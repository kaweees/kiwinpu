==> flow/design.v <==
module SPIMemIO (
  input clk,
  resetn,
  input             valid,
  output            ready,
  input      [23:0] addr,
  output reg [31:0] rdata,
  output flash_csb,
  output flash_clk,
  output flash_io0_oe,
  output flash_io1_oe,
  output flash_io2_oe,
  output flash_io3_oe,
  output flash_io0_do,
  output flash_io1_do,
  output flash_io2_do,
  output flash_io3_do,
  input flash_io0_di,
  input flash_io1_di,
  input flash_io2_di,
  input flash_io3_di,
  input  [ 3:0] cfgreg_we,
  input  [31:0] cfgreg_di,
  output [31:0] cfgreg_do
);
  reg         xfer_resetn;
  reg         din_valid;
  wire        din_ready;
  reg  [ 7:0] din_data;
  reg  [ 3:0] din_tag;
  reg         din_cont;
  reg         din_qspi;
  reg         din_ddr;
  reg         din_rd;
  wire        dout_valid;
  wire [ 7:0] dout_data;
  wire [ 3:0] dout_tag;
  reg  [23:0] buffer;
  reg  [23:0] rd_addr;
  reg         rd_valid;
  reg         rd_wait;
  reg         rd_inc;
  assign ready = valid && (addr == rd_addr) && rd_valid;
  wire       jump = valid && !ready && (addr != rd_addr + 4) && rd_valid;
  reg        softreset;
  reg        config_en;   
  reg        config_ddr;   
  reg        config_qspi;   
  reg        config_cont;   
  reg  [3:0] config_dummy;   
  reg  [3:0] config_oe;   
  reg        config_csb;   
  reg        config_clk;   
  reg  [3:0] config_do;   
  assign cfgreg_do[31]    = config_en;
  assign cfgreg_do[30:23] = 0;
  assign cfgreg_do[22]    = config_ddr;
  assign cfgreg_do[21]    = config_qspi;
  assign cfgreg_do[20]    = config_cont;
  assign cfgreg_do[19:16] = config_dummy;
  assign cfgreg_do[15:12] = 0;
  assign cfgreg_do[11:8]  = {flash_io3_oe, flash_io2_oe, flash_io1_oe, flash_io0_oe};
  assign cfgreg_do[7:6]   = 0;
  assign cfgreg_do[5]     = flash_csb;
  assign cfgreg_do[4]     = flash_clk;
  assign cfgreg_do[3:0]   = {flash_io3_di, flash_io2_di, flash_io1_di, flash_io0_di};
  always @(posedge clk) begin
    softreset <= !config_en || |cfgreg_we;
    if (!resetn) begin
      softreset    <= 1;
      config_en    <= 1;
      config_csb   <= 0;
      config_clk   <= 0;
      config_oe    <= 0;
      config_do    <= 0;
      config_ddr   <= 0;
      config_qspi  <= 0;
      config_cont  <= 0;
      config_dummy <= 4'd8;
    end else begin
      if (cfgreg_we[0]) begin
        config_csb <= cfgreg_di[5];
        config_clk <= cfgreg_di[4];
        config_do  <= cfgreg_di[3:0];
      end
      if (cfgreg_we[1]) begin
        config_oe <= cfgreg_di[11:8];
      end
      if (cfgreg_we[2]) begin
        config_ddr   <= cfgreg_di[22];
        config_qspi  <= cfgreg_di[21];
        config_cont  <= cfgreg_di[20];
        config_dummy <= cfgreg_di[19:16];
      end
      if (cfgreg_we[3]) begin
        config_en <= cfgreg_di[31];
      end
    end
  end
  wire xfer_csb;
  wire xfer_clk;
  wire xfer_io0_oe;
  wire xfer_io1_oe;
  wire xfer_io2_oe;
  wire xfer_io3_oe;
  wire xfer_io0_do;
  wire xfer_io1_do;
  wire xfer_io2_do;
  wire xfer_io3_do;
  reg  xfer_io0_90;
  reg  xfer_io1_90;
  reg  xfer_io2_90;
  reg  xfer_io3_90;
  always @(negedge clk) begin
    xfer_io0_90 <= xfer_io0_do;
    xfer_io1_90 <= xfer_io1_do;
    xfer_io2_90 <= xfer_io2_do;
    xfer_io3_90 <= xfer_io3_do;
  end
  assign flash_csb    = config_en ? xfer_csb : config_csb;
  assign flash_clk    = config_en ? xfer_clk : config_clk;
  assign flash_io0_oe = config_en ? xfer_io0_oe : config_oe[0];
  assign flash_io1_oe = config_en ? xfer_io1_oe : config_oe[1];
  assign flash_io2_oe = config_en ? xfer_io2_oe : config_oe[2];
  assign flash_io3_oe = config_en ? xfer_io3_oe : config_oe[3];
  assign flash_io0_do = config_en ? (config_ddr ? xfer_io0_90 : xfer_io0_do) : config_do[0];
  assign flash_io1_do = config_en ? (config_ddr ? xfer_io1_90 : xfer_io1_do) : config_do[1];
  assign flash_io2_do = config_en ? (config_ddr ? xfer_io2_90 : xfer_io2_do) : config_do[2];
  assign flash_io3_do = config_en ? (config_ddr ? xfer_io3_90 : xfer_io3_do) : config_do[3];
  wire xfer_dspi = din_ddr && !din_qspi;
  wire xfer_ddr = din_ddr && din_qspi;
  SPIMemIO_Xfer xfer (
    .clk         (clk),
    .resetn      (xfer_resetn),
    .din_valid   (din_valid),
    .din_ready   (din_ready),
    .din_data    (din_data),
    .din_tag     (din_tag),
    .din_cont    (din_cont),
    .din_dspi    (xfer_dspi),
    .din_qspi    (din_qspi),
    .din_ddr     (xfer_ddr),
    .din_rd      (din_rd),
    .dout_valid  (dout_valid),
    .dout_data   (dout_data),
    .dout_tag    (dout_tag),
    .flash_csb   (xfer_csb),
    .flash_clk   (xfer_clk),
    .flash_io0_oe(xfer_io0_oe),
    .flash_io1_oe(xfer_io1_oe),
    .flash_io2_oe(xfer_io2_oe),
    .flash_io3_oe(xfer_io3_oe),
    .flash_io0_do(xfer_io0_do),
    .flash_io1_do(xfer_io1_do),
    .flash_io2_do(xfer_io2_do),
    .flash_io3_do(xfer_io3_do),
    .flash_io0_di(flash_io0_di),
    .flash_io1_di(flash_io1_di),
    .flash_io2_di(flash_io2_di),
    .flash_io3_di(flash_io3_di)
  );
  reg [3:0] state;
  always @(posedge clk) begin
    xfer_resetn <= 1;
    din_valid   <= 0;
    if (!resetn || softreset) begin
      state       <= 0;
      xfer_resetn <= 0;
      rd_valid    <= 0;
      din_tag     <= 0;
      din_cont    <= 0;
      din_qspi    <= 0;
      din_ddr     <= 0;
      din_rd      <= 0;
    end else begin
      if (dout_valid && dout_tag == 1) buffer[7:0] <= dout_data;
      if (dout_valid && dout_tag == 2) buffer[15:8] <= dout_data;
      if (dout_valid && dout_tag == 3) buffer[23:16] <= dout_data;
      if (dout_valid && dout_tag == 4) begin
        rdata    <= {dout_data, buffer};
        rd_addr  <= rd_inc ? rd_addr + 4 : addr;
        rd_valid <= 1;
        rd_wait  <= rd_inc;
        rd_inc   <= 1;
      end
      if (valid) rd_wait <= 0;
      case (state)
        0: begin
          din_valid <= 1;
          din_data  <= 8'hff;
          din_tag   <= 0;
          if (din_ready) begin
            din_valid <= 0;
            state     <= 1;
          end
        end
        1: begin
          if (dout_valid) begin
            xfer_resetn <= 0;
            state       <= 2;
          end
        end
        2: begin
          din_valid <= 1;
          din_data  <= 8'hab;
          din_tag   <= 0;
          if (din_ready) begin
            din_valid <= 0;
            state     <= 3;
          end
        end
        3: begin
          if (dout_valid) begin
            xfer_resetn <= 0;
            state       <= 4;
          end
        end
        4: begin
          rd_inc    <= 0;
          din_valid <= 1;
          din_tag   <= 0;
          case ({
            config_ddr, config_qspi
          })
            2'b11: din_data <= 8'hED;
            2'b01: din_data <= 8'hEB;
            2'b10: din_data <= 8'hBB;
            2'b00: din_data <= 8'h03;
          endcase
          if (din_ready) begin
            din_valid <= 0;
            state     <= 5;
          end
        end
        5: begin
          if (valid && !ready) begin
            din_valid <= 1;
            din_tag   <= 0;
            din_data  <= addr[23:16];
            din_qspi  <= config_qspi;
            din_ddr   <= config_ddr;
            if (din_ready) begin
              din_valid <= 0;
              state     <= 6;
            end
          end
        end
        6: begin
          din_valid <= 1;
          din_tag   <= 0;
          din_data  <= addr[15:8];
          if (din_ready) begin
            din_valid <= 0;
            state     <= 7;
          end
        end
        7: begin
          din_valid <= 1;
          din_tag   <= 0;
          din_data  <= addr[7:0];
          if (din_ready) begin
            din_valid <= 0;
            din_data  <= 0;
            state     <= config_qspi || config_ddr ? 8 : 9;
          end
        end
        8: begin
          din_valid <= 1;
          din_tag   <= 0;
          din_data  <= config_cont ? 8'hA5 : 8'hFF;
          if (din_ready) begin
            din_rd    <= 1;
            din_data  <= {4'b0000, config_dummy};
            din_valid <= 0;
            state     <= 9;
          end
        end
        9: begin
          din_valid <= 1;
          din_tag   <= 1;
          if (din_ready) begin
            din_valid <= 0;
            state     <= 10;
          end
        end
        10: begin
          din_valid <= 1;
          din_data  <= 8'h00;
          din_tag   <= 2;
          if (din_ready) begin
            din_valid <= 0;
            state     <= 11;
          end
        end
        11: begin
          din_valid <= 1;
          din_tag   <= 3;
          if (din_ready) begin
            din_valid <= 0;
            state     <= 12;
          end
        end
        12: begin
          if (!rd_wait || valid) begin
            din_valid <= 1;
            din_tag   <= 4;
            if (din_ready) begin
              din_valid <= 0;
              state     <= 9;
            end
          end
        end
      endcase
      if (jump) begin
        rd_inc      <= 0;
        rd_valid    <= 0;
        xfer_resetn <= 0;
        if (config_cont) begin
          state <= 5;
        end else begin
          state    <= 4;
          din_qspi <= 0;
          din_ddr  <= 0;
        end
        din_rd <= 0;
      end
    end
  end
endmodule
module SPIMemIO_Xfer (
  input clk,
  resetn,
  input        din_valid,
  output       din_ready,
  input  [7:0] din_data,
  input  [3:0] din_tag,
  input        din_cont,
  input        din_dspi,
  input        din_qspi,
  input        din_ddr,
  input        din_rd,
  output       dout_valid,
  output [7:0] dout_data,
  output [3:0] dout_tag,
  output reg flash_csb,
  output reg flash_clk,
  output reg flash_io0_oe,
  output reg flash_io1_oe,
  output reg flash_io2_oe,
  output reg flash_io3_oe,
  output reg flash_io0_do,
  output reg flash_io1_do,
  output reg flash_io2_do,
  output reg flash_io3_do,
  input flash_io0_di,
  input flash_io1_di,
  input flash_io2_di,
  input flash_io3_di
);
  reg [7:0] obuffer;
  reg [7:0] ibuffer;
  reg [3:0] count;
  reg [3:0] dummy_count;
  reg       xfer_cont;
  reg       xfer_dspi;
  reg       xfer_qspi;
  reg       xfer_ddr;
  reg       xfer_ddr_q;
  reg       xfer_rd;
  reg [3:0] xfer_tag;
  reg [3:0] xfer_tag_q;
  reg [7:0] next_obuffer;
  reg [7:0] next_ibuffer;
  reg [3:0] next_count;
  reg       fetch;
  reg       next_fetch;
  reg       last_fetch;
  always @(posedge clk) begin
    xfer_ddr_q <= xfer_ddr;
    xfer_tag_q <= xfer_tag;
  end
  assign din_ready  = din_valid && resetn && next_fetch;
  assign dout_valid = (xfer_ddr_q ? fetch && !last_fetch : next_fetch && !fetch) && resetn;
  assign dout_data  = ibuffer;
  assign dout_tag   = xfer_tag_q;
  always @* begin
    flash_io0_oe = 0;
    flash_io1_oe = 0;
    flash_io2_oe = 0;
    flash_io3_oe = 0;
    flash_io0_do = 0;
    flash_io1_do = 0;
    flash_io2_do = 0;
    flash_io3_do = 0;
    next_obuffer = obuffer;
    next_ibuffer = ibuffer;
    next_count   = count;
    next_fetch   = 0;
    if (dummy_count == 0) begin
      casez ({
        xfer_ddr, xfer_qspi, xfer_dspi
      })
        3'b000: begin
          flash_io0_oe = 1;
          flash_io0_do = obuffer[7];
          if (flash_clk) begin
            next_obuffer = {obuffer[6:0], 1'b0};
            next_count   = count - {3'b000, |count};
          end else begin
            next_ibuffer = {ibuffer[6:0], flash_io1_di};
          end
          next_fetch = (next_count == 0);
        end
        3'b010: begin
          flash_io0_oe = !xfer_rd;
          flash_io1_oe = !xfer_rd;
          flash_io2_oe = !xfer_rd;
          flash_io3_oe = !xfer_rd;
          flash_io0_do = obuffer[4];
          flash_io1_do = obuffer[5];
          flash_io2_do = obuffer[6];
          flash_io3_do = obuffer[7];
          if (flash_clk) begin
            next_obuffer = {obuffer[3:0], 4'b0000};
            next_count   = count - {2'b00, |count, 1'b0};
          end else begin
            next_ibuffer = {ibuffer[3:0], flash_io3_di, flash_io2_di, flash_io1_di, flash_io0_di};
          end
          next_fetch = (next_count == 0);
        end
        3'b110: begin
          flash_io0_oe = !xfer_rd;
          flash_io1_oe = !xfer_rd;
          flash_io2_oe = !xfer_rd;
          flash_io3_oe = !xfer_rd;
          flash_io0_do = obuffer[4];
          flash_io1_do = obuffer[5];
          flash_io2_do = obuffer[6];
          flash_io3_do = obuffer[7];
          next_obuffer = {obuffer[3:0], 4'b0000};
          next_ibuffer = {ibuffer[3:0], flash_io3_di, flash_io2_di, flash_io1_di, flash_io0_di};
          next_count   = count - {2'b00, |count, 1'b0};
          next_fetch   = (next_count == 0);
        end
        3'b001, 3'b011, 3'b101, 3'b111: begin
          flash_io0_oe = !xfer_rd;
          flash_io1_oe = !xfer_rd;
          flash_io0_do = obuffer[6];
          flash_io1_do = obuffer[7];
          if (flash_clk) begin
            next_obuffer = {obuffer[5:0], 2'b00};
            next_count   = count - {3'b000, |count};
          end else begin
            next_ibuffer = {ibuffer[5:0], flash_io1_di, flash_io0_di};
          end
          next_fetch = (next_count == 0);
        end
        default: begin
          next_obuffer = obuffer;
          next_ibuffer = ibuffer;
          next_count   = count;
          next_fetch   = 0;
        end
      endcase
    end
  end
  always @(posedge clk) begin
    if (!resetn) begin
      fetch       <= 1;
      last_fetch  <= 1;
      flash_csb   <= 1;
      flash_clk   <= 0;
      count       <= 0;
      dummy_count <= 0;
      xfer_tag    <= 0;
      xfer_cont   <= 0;
      xfer_dspi   <= 0;
      xfer_qspi   <= 0;
      xfer_ddr    <= 0;
      xfer_rd     <= 0;
    end else begin
      fetch      <= next_fetch;
      last_fetch <= xfer_ddr ? fetch : 1;
      if (|dummy_count) begin
        flash_clk   <= !flash_clk && !flash_csb;
        dummy_count <= dummy_count - {3'b000, flash_clk};
      end else if (|count) begin
        flash_clk <= !flash_clk && !flash_csb;
        obuffer   <= next_obuffer;
        ibuffer   <= next_ibuffer;
        count     <= next_count;
      end
      if (din_valid && din_ready) begin
        flash_csb   <= 0;
        flash_clk   <= 0;
        count       <= 8;
        dummy_count <= din_rd ? din_data[3:0] : 4'b0000;
        obuffer     <= din_data;
        xfer_tag    <= din_tag;
        xfer_cont   <= din_cont;
        xfer_dspi   <= din_dspi;
        xfer_qspi   <= din_qspi;
        xfer_ddr    <= din_ddr;
        xfer_rd     <= din_rd;
      end
    end
  end
endmodule
* From RTL to reports: SPIMemIO
What the tools print for SPIMemIO, step after step.
Line numbers count from 1 in the design file above.
The mark - stands for no value.
- Top module :: SPIMemIO
- Clock input :: clk
- Standard-cell library :: sky130hd
- Library corner :: tt_025C_1v80

* Elaborated design
Counts by Yosys on the flattened word-level netlist (proc, flatten, opt, wreduce; memories kept). Register bits leave out memories and registers merged into their read ports (data or address). Print and check cells are left out. Cells with the same type and inputs are merged into one.
- Add/subtract/negate cells :: 4
- Eq/ne operators :: 49
- Muxes and demuxes :: 105
- Bitwise gates (word level) :: 3
- Reductions and logical operators :: 78
** Operator list (count)
- two-way mux 4 bit :: 32
- two-way mux 8 bit :: 13
- parallel mux 8 bit (select 4 bit) :: 3
- parallel mux 8 bit (select 8 bit) :: 1
- parallel mux 4 bit (select 13 bit) :: 1
- two-way mux 1 bit :: 46
- inequality test 3 x 2 -> 1 bit with constant B :: 11
- inequality test 24 x 25 -> 1 bit :: 1
- adder 24 x 3 -> 25 bit with constant B :: 1
- equality test 24 bit :: 1
- logical NOT 4 bit :: 6
- parallel mux 4 bit (select 6 bit) :: 1
- two-way mux 24 bit :: 1
- equality test 4 x 3 -> 1 bit with constant B :: 5
- equality test 4 bit with constant B :: 5
- logical AND 1 bit :: 18
- AND reduction 2 bit :: 9
- equality test 4 x 2 -> 1 bit with constant B :: 4
- OR reduction 4 bit :: 4
- AND reduction 8 bit :: 2
- parallel mux 4 bit (select 4 bit) :: 1
- AND reduction 14 bit :: 1
- nonzero test 14 bit :: 1
- inequality test 2 bit with constant B :: 6
- OR reduction 6 bit :: 2
- logical NOT 1 bit :: 10
- nonzero test 2 bit :: 5
- OR reduction 2 bit :: 5
Not listed: further kinds 26, cells in them 43.
- Bits in registers :: 168
- Input bits :: 67
- Output and inout port bits :: 75

* Longest topological paths
Yosys ltp: most cells in a row. Word level: on the elaborated netlist, between registers, memories and ports. Mapped: between sequential cells and ports; inverters and the memories' decode and read muxes count.
- Depth in word-level cells :: 14
- ABC_AREA :: 1
- Gate-level depth with buffers :: 20

* Mapped cells and area
Source: synth_stat.txt of the flow (Yosys; design flattened, memories mapped). It holds for the ABC_AREA given above (unset counts as 0); a run with the other value may have another netlist.
- Mapped cells :: 1101
- Synthesis area :: 0.0090049 mm^2
- Sequential part of the area :: 0.0045444 mm^2
- Flip-flops :: 174
- Buffers :: 54
** Cell types
- sky130_fd_sc_hd__edfxtp_1 :: count 106, total area 3.18E+03 um^2
- sky130_fd_sc_hd__dfxtp_1 :: count 68, total area 1.36E+03 um^2
- sky130_fd_sc_hd__nand2_1 :: count 257, total area 964.675 um^2
- sky130_fd_sc_hd__nor2_1 :: count 139, total area 521.75 um^2
- sky130_fd_sc_hd__inv_1 :: count 127, total area 476.707 um^2
- sky130_fd_sc_hd__nand3_1 :: count 77, total area 385.37 um^2
- sky130_fd_sc_hd__o21ai_0 :: count 74, total area 370.355 um^2
- sky130_fd_sc_hd__buf_4 :: count 28, total area 210.202 um^2
- sky130_fd_sc_hd__a21oi_1 :: count 33, total area 165.158 um^2
- sky130_fd_sc_hd__nand4_1 :: count 26, total area 162.656 um^2
- sky130_fd_sc_hd__xor2_1 :: count 16, total area 140.134 um^2
- sky130_fd_sc_hd__nor3_1 :: count 20, total area 100.096 um^2
- sky130_fd_sc_hd__ha_1 :: count 7, total area 87.584 um^2
- sky130_fd_sc_hd__nor2_4 :: count 6, total area 67.565 um^2
- sky130_fd_sc_hd__clkbuf_1 :: count 16, total area 60.058 um^2
- sky130_fd_sc_hd__o211ai_1 :: count 8, total area 60.058 um^2
- sky130_fd_sc_hd__nor4_1 :: count 9, total area 56.304 um^2
- sky130_fd_sc_hd__o22ai_1 :: count 8, total area 50.048 um^2
Not listed: further types 33, cells in them 76.

Hand-over note for SPIMemIO

Flow measurements of SPIMemIO on sky130hd: 2 stored runs with different settings, listed in no order. Input and output delays are each 20% of the period that was set; the output load is 0.01 pF.
By "total power of the final layout" is meant OpenSTA's value without simulated activity: inputs other than the clock are taken to toggle once in ten clock periods, and the tool carries that through the logic.

** Flow run 1
- Settings :: period_ns=4.0; CORE_UTILIZATION=65; SETUP_SLACK_MARGIN=0.17; PLACE_DENSITY_LB_ADDON=0.04; CORE_ASPECT_RATIO=0.52; CORE_MARGIN=3; CELL_PAD_IN_SITES_GLOBAL_PLACEMENT=0; TNS_END_PERCENT=40; ABC_AREA=1; GPL_TIMING_DRIVEN=0; CTS_CLUSTER_SIZE=74; MAX_ROUTING_LAYER=met4; CAP_MARGIN=20; SLEW_MARGIN=20
- Yosys chip area after synthesis :: 0.0090049 mm^2
- Overall die area :: 0.0153779 mm^2
- Area of the standard cells in the finished layout :: 0.0111344 mm^2
- Utilization in the final report :: 83.8%
- Setup slack of the worst path :: -0.028 ns
- Final setup TNS :: -0.028 ns
- Post-route worst hold slack :: 0.356 ns
- Total power of the final layout :: 0.003947 W

** Flow run 2
- Settings :: period_ns=11.1; CORE_UTILIZATION=46; SETUP_SLACK_MARGIN=2.54; PLACE_DENSITY=0.74; CORE_ASPECT_RATIO=0.83; TNS_END_PERCENT=40; GPL_TIMING_DRIVEN=0; CAP_MARGIN=15; SLEW_MARGIN=40; MAX_ROUTING_LAYER=met4; CORE_MARGIN=2
- Yosys chip area after synthesis :: 0.0086445 mm^2
- Overall die area :: 0.0199096 mm^2
- Area of the standard cells in the finished layout :: 0.0107703 mm^2
- Utilization in the final report :: 58.7%
- Setup slack of the worst path :: 2.181 ns
- Final setup TNS :: 0.000 ns
- Post-route worst hold slack :: 0.354 ns
- Total power of the final layout :: 0.001364 W

End of note.
